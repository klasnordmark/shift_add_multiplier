==> flow/design.v <==
`default_nettype none `timescale 1ns / 1ns
module shift_add_multiplier #(
    parameter integer WIDTH = 16
) (
    input wire clk,
    input wire reset_n,
    input wire tvalid_slave_1,
    input signed [WIDTH-1:0] tdata_slave_1,
    output wire tready_slave_1,
    input wire tvalid_slave_2,
    input signed [WIDTH-1:0] tdata_slave_2,
    output wire tready_slave_2,
    output reg tvalid_master,
    output reg signed [WIDTH-1:0] tdata_master,
    input wire tready_master
);
  localparam StateInput = 0;
  localparam StateSignCorrection = 1;
  localparam StateCalc = 2;
  localparam StateOutput = 3;
  reg signed [2*WIDTH:0] product;
  wire input_transaction_1;
  wire input_transaction_2;
  wire output_transaction;
  reg [2:0] state;
  reg received_1;
  reg received_2;
  reg signed [WIDTH-1:0] factor_a;
  reg signed [WIDTH-1:0] factor_b;
  reg [$clog2(WIDTH-1):0] counter;
  assign input_transaction_1 = tvalid_slave_1 & tready_slave_1;
  assign input_transaction_2 = tvalid_slave_2 & tready_slave_2;
  assign output_transaction = tvalid_master & tready_master;
  assign tready_slave_1 = !received_1 & reset_n;
  assign tready_slave_2 = !received_2 & reset_n;
  always @(posedge clk) begin
    case (state)
      StateInput: begin
        if ((input_transaction_1 | received_1) & (input_transaction_2 | received_2)) begin
          state <= StateSignCorrection;
        end
        if (input_transaction_1) begin
          received_1 <= 1;
          factor_a   <= tdata_slave_1;
        end
        if (input_transaction_2) begin
          received_2 <= 1;
          factor_b   <= tdata_slave_2;
        end
      end
      StateSignCorrection: begin
        state <= StateCalc;
        product[2*WIDTH:WIDTH] <= {factor_a[WIDTH-1], {(WIDTH) {1'b0}}};
        if (factor_a < 0) begin
          factor_a <= ~factor_a + 1;
          product[WIDTH-1:0] <= ~factor_b + 1;
        end else begin
          product[WIDTH-1:0] <= factor_b;
        end
      end
      StateCalc: begin
        if (product[0] == 1) begin
          if (counter == WIDTH) begin
            product <= ({product[2*WIDTH:WIDTH] - factor_a, product[WIDTH-1:0]}) >>> 1;
          end else begin
            product <= ({product[2*WIDTH:WIDTH] + factor_a, product[WIDTH-1:0]}) >>> 1;
          end
        end else begin
          product <= product >>> 1;
        end
        if (counter == WIDTH) begin
          state <= StateOutput;
          tvalid_master <= 1;
          tdata_master <= product[WIDTH-1:0];
          counter <= 0;
        end else begin
          counter <= counter + 1;
        end
      end
      StateOutput: begin
        if (output_transaction) begin
          state <= StateInput;
          tvalid_master <= 0;
          received_1 <= 0;
          received_2 <= 0;
        end
      end
      default: begin
      end
    endcase
    if (!reset_n) begin
      state <= StateInput;
      product <= 0;
      received_1 <= 0;
      received_2 <= 0;
      factor_a <= 0;
      factor_b <= 0;
      counter <= 0;
      tvalid_master <= 0;
      tdata_master <= 0;
    end
  end
endmodule
Reports on shift_add_multiplier
The steps from the RTL of shift_add_multiplier to its reports follow in flow order.
Line numbers count from 1 in the design file above.
Not given: -
- top module: shift_add_multiplier
- clock port: clk
- cell library: sky130hd
- timing corner: tt_025C_1v80

Elaborated design
Source: Yosys, flattened and elaborated, memories not mapped. Widths are those after wreduce. Registers that Yosys merges into a memory's read port (data or address) are not register bits. Print and check cells do not count. Equal cells are merged and count once.
- flip-flop bits (word level): 92
- bits of input ports: 37
- output and inout port bits: 19
- cells after elaboration: 75
- $add $sub $neg at 5
- $lt $le $gt $ge at 1
- equal/unequal tests at 11
- noted multiplexer cells: 22
- bitwise logic cells: 10
- noted reduce/logical cells: 16
- operators with widths (operator ; count):
    16-bit two-way mux ; 6
    16-bit parallel mux with 2-bit select ; 2
    17-bit parallel mux with 2-bit select ; 1
    16-bit by 2-bit adder with 16-bit output (second input constant) ; 2
    16-bit NOT ; 2
    17-bit by 16-bit adder with 17-bit output ; 1
    17-bit by 16-bit subtractor with 17-bit output ; 1
    17-bit two-way mux ; 1
    16-bit by 1-bit < comparator with 1-bit output (second input constant) ; 1
    2-bit inequality test (second input constant) ; 7
    3-bit AND reduction ; 4
    3-bit parallel mux with 4-bit select ; 1
    3-bit two-way mux ; 3
    2-bit nonzero test ; 4
    1-bit AND ; 6
    2-bit AND reduction ; 3
    3-bit by 2-bit == test with 1-bit output (second input constant) ; 2
    1-bit parallel mux with 2-bit select ; 3
    5-bit by 1-bit adder with 5-bit output (second input constant) ; 1
    5-bit == test (second input constant) ; 1
    5-bit two-way mux ; 1
    4-bit AND reduction ; 1
    4-bit nonzero test ; 1
    1-bit two-way mux ; 4
    3-bit by 1-bit == test with 1-bit output (second input constant) ; 1
    3-bit zero test ; 1
    1-bit bitwise OR ; 2
    1-bit zero test ; 2

Longest topological paths
Depth = most cells in a row (Yosys ltp): at word level without a register or memory, in the mapped netlist without a sequential cell, where the memories' decode and read muxes count.
- noted depth after elaboration: 7
- noted ABC_AREA: 1
- depth in mapped cells: 16
- depth with buffers taken out at 16

Synthesis result
The flow's flattened synthesis, as Yosys stat reports it; memories are mapped. The netlist is that of the ABC_AREA named above (0 if unset); the other value can give another one.
The area totals of this step are shown rounded.
- cell types (cell type ; count ; total area (µm²)):
    sky130_fd_sc_hd__dfxtp_1 ; 93 ; 1.86E+03
    sky130_fd_sc_hd__nand2_1 ; 297 ; 1.11E+03
    sky130_fd_sc_hd__a21oi_1 ; 93 ; 465.446
    sky130_fd_sc_hd__ha_1 ; 36 ; 450.432
    sky130_fd_sc_hd__inv_1 ; 102 ; 382.867
    sky130_fd_sc_hd__nand3_1 ; 71 ; 355.341
    sky130_fd_sc_hd__nor2_1 ; 93 ; 349.085
    sky130_fd_sc_hd__o21ai_0 ; 51 ; 255.245
    sky130_fd_sc_hd__a31oi_1 ; 14 ; 87.584
    sky130_fd_sc_hd__clkbuf_1 ; 20 ; 75.072
    sky130_fd_sc_hd__nor2_2 ; 10 ; 62.56
    sky130_fd_sc_hd__buf_2 ; 12 ; 60.058
    sky130_fd_sc_hd__o211ai_1 ; 8 ; 60.058
    sky130_fd_sc_hd__nor2_4 ; 5 ; 56.304
    sky130_fd_sc_hd__o21ai_1 ; 11 ; 55.053
    sky130_fd_sc_hd__nand2_2 ; 8 ; 50.048
    sky130_fd_sc_hd__nand4_1 ; 8 ; 50.048
    sky130_fd_sc_hd__inv_2 ; 12 ; 45.043
Not listed: further types 30, cells in them 72.
- standard cells after synthesis: 1016
- noted synthesis area: 6447 µm²
- noted area of sequential cells: 1862 µm²
- mapped flip-flops: 93
- noted buffer cells: 43

Worst setup path after synthesis
OpenSTA on the mapped netlist: ideal clock, no wires. The path of least setup slack (recovery checks aside). Input and output delay are each 20% of the period. Register names are those of the netlist, which keeps one name where synthesis merged equal registers.
- path type: flip-flop to flip-flop
- start: register factor_a[5]
- end: register (name not given)
- period: 3.37 ns
- library setup time at 0.067 ns
- launch time at the first pin at 0.000 ns
- arrival: 1.834 ns
- data required time: 3.303 ns
- noted setup slack: 1.469 ns
- delay of the path at 1.901 ns
- noted driving pins on the path: 16
- path buffers at 1
- noted synthesis period reached: 1.901 ns
"delay of the path" is the arrival time less input delay plus setup time.
"driving pins on the path" counts driving pins, that of a launching flip-flop among them; a cell with two outputs on the path counts twice.
"synthesis period reached" is the clock period less the worst setup slack; recovery checks do not enter. This is arithmetic on one report: input and output delays are still those of the set period (20% each).
Between the ends stands the longest chain of elaborated cells between them, by number of cells; it is not shown to be the way that was timed. Of several equally long chains one is given.
A line is the first line of the expression or statement that the cell stems from. Yosys adds cells for indexed reads and writes and turns some case tables into memories.
At most two assigning lines are given for a register; there are more.
- cell sequence: sky130_fd_sc_hd__dfxtp_1 sky130_fd_sc_hd__clkinv_1 sky130_fd_sc_hd__ha_1 sky130_fd_sc_hd__buf_2 sky130_fd_sc_hd__nand2_1 sky130_fd_sc_hd__inv_1 sky130_fd_sc_hd__nand2_1 sky130_fd_sc_hd__nand2_1 sky130_fd_sc_hd__nand2_1 sky130_fd_sc_hd__nand2_1 sky130_fd_sc_hd__inv_1 sky130_fd_sc_hd__o21ai_1 sky130_fd_sc_hd__or2_1 sky130_fd_sc_hd__nand3_1 sky130_fd_sc_hd__nand2_1 sky130_fd_sc_hd__a21oi_2
- cells in the longest elaborated chain at 4
- elaborated cells between the ends (all ways) at 5
- source lines of those cells: 5
- classes of those cells: add/sub (2); mux (3)
- RTL lines, path post-synthesis (item ; line ; source):
    start: declaration ; 28 ; reg signed [WIDTH-1:0] factor_a;
    start: assignment ; 44 ; factor_a   <= tdata_slave_1;
    start: assignment ; 55 ; factor_a <= ~factor_a + 1;
    17-bit by 16-bit adder with 17-bit output ; 66 ;
    16-bit two-way mux ; 63 ; if (counter == WIDTH) begin
    17-bit two-way mux ; 62 ;
    17-bit parallel mux with 2-bit select ; 37 ; case (state)
    end: assignment ; 53 ;
    end: assignment ; 64 ;
    end: declaration ; 21 ;

Worst path after layout
From the final timing report of job 1: the path of least setup slack in the routed layout; clock arrival at registers is part of the times.
- path type: input port to output port
- start: input port reset_n
- end: output port tready_slave_2
- period: 3.87 ns
- input delay: 0.77 ns
- output delay: 0.77 ns
- launch time at the first pin at 0.77 ns
- arrival: 1.98 ns
- data required time: 3.10 ns
- noted setup slack: 1.11 ns
- noted driving pins on the path: 4
- path buffers at 2
Between the ends stands the longest chain of elaborated cells between them, by number of cells; it is not shown to be the way that was timed. Of several equally long chains one is given.
- cell sequence: sky130_fd_sc_hd__clkdlybuf4s50_1 sky130_fd_sc_hd__inv_2 sky130_fd_sc_hd__nor2_2 sky130_fd_sc_hd__clkdlybuf4s50_1
- cells in the longest elaborated chain at 1
- elaborated cells between the ends (all ways) at 1
- source lines of those cells: 1
- classes of those cells: logic (1)
- RTL lines, path post-layout (item ; line ; source):
    start: declaration ; 6 ; input wire reset_n,
    1-bit AND ; 35 ; assign tready_slave_2 = !received_2 & reset_n;
    end: declaration ; 12 ; output wire tready_slave_2,

Subject: shift_add_multiplier on sky130hd, stored results

Hello all,

Below are 2 stored runs of the flow (Yosys, OpenROAD; platform sky130hd) on shift_add_multiplier, each with its settings and what was measured, unordered. Constraints: input delay and output delay 20% of the set period each, output load 0.01 pF.
"clock period achieved" means the clock period less the worst setup slack. The figure is calculated, with input and output delays left at 20% of the set period.
"worst path time": the worst setup path's part of the clock period (all of it between registers, 20% less for each end at a port) less its slack. A launch clock that arrives late makes it longer, a capture clock that arrives late makes it shorter.
By "total power after layout" is meant OpenSTA's value without simulated activity: inputs other than the clock are taken to toggle once in ten clock periods, and the tool carries that through the logic.
Results are given in rounded form.

Job 1
Settings were period_ns = 3.87; CORE_UTILIZATION = 64; SETUP_SLACK_MARGIN = 0.86; PLACE_DENSITY_LB_ADDON = 0.27; TNS_END_PERCENT = 85; ABC_AREA = 1; CTS_CLUSTER_SIZE = 45; CAP_MARGIN = 20; MIN_ROUTING_LAYER = met1; MAX_ROUTING_LAYER = met5; CORE_MARGIN = 2; SLEW_MARGIN = 20
- clock period achieved: 2.756 ns
- total power after layout: 2.266 mW
- utilization after routing at 0.737
- netlist area reported by Yosys at 6447 µm²
- smallest setup slack at 1.114 ns
- worst path time at 1.21 ns
- critical path type: input port to output port
- standard-cell area of the final layout at 7202 µm²
- final worst hold slack: 0.467 ns
- noted the total negative setup slack: 0.000 ns
- die size: 10890 µm²

Job 2
Settings were period_ns = 2.22; CORE_UTILIZATION = 60; SETUP_SLACK_MARGIN = 0.58; PLACE_DENSITY_LB_ADDON = 0.06; HOLD_SLACK_MARGIN = 0.12; CORE_ASPECT_RATIO = 1.5; CORE_MARGIN = 5; TNS_END_PERCENT = 10; ABC_AREA = 1; GPL_TIMING_DRIVEN = 1; CTS_CLUSTER_SIZE = 31; MAX_ROUTING_LAYER = met4; CAP_MARGIN = 20; SLEW_MARGIN = 20
- clock period achieved: 1.963 ns
- total power after layout: 4.587 mW
- utilization after routing at 0.778
- netlist area reported by Yosys at 6447 µm²
- smallest setup slack at 0.257 ns
- worst path time at 1.96 ns
- critical path type: flip-flop to flip-flop
- standard-cell area of the final layout at 8195 µm²
- final worst hold slack: 0.465 ns
- noted the total negative setup slack: 0.000 ns
- die size: 12960 µm²

Thanks
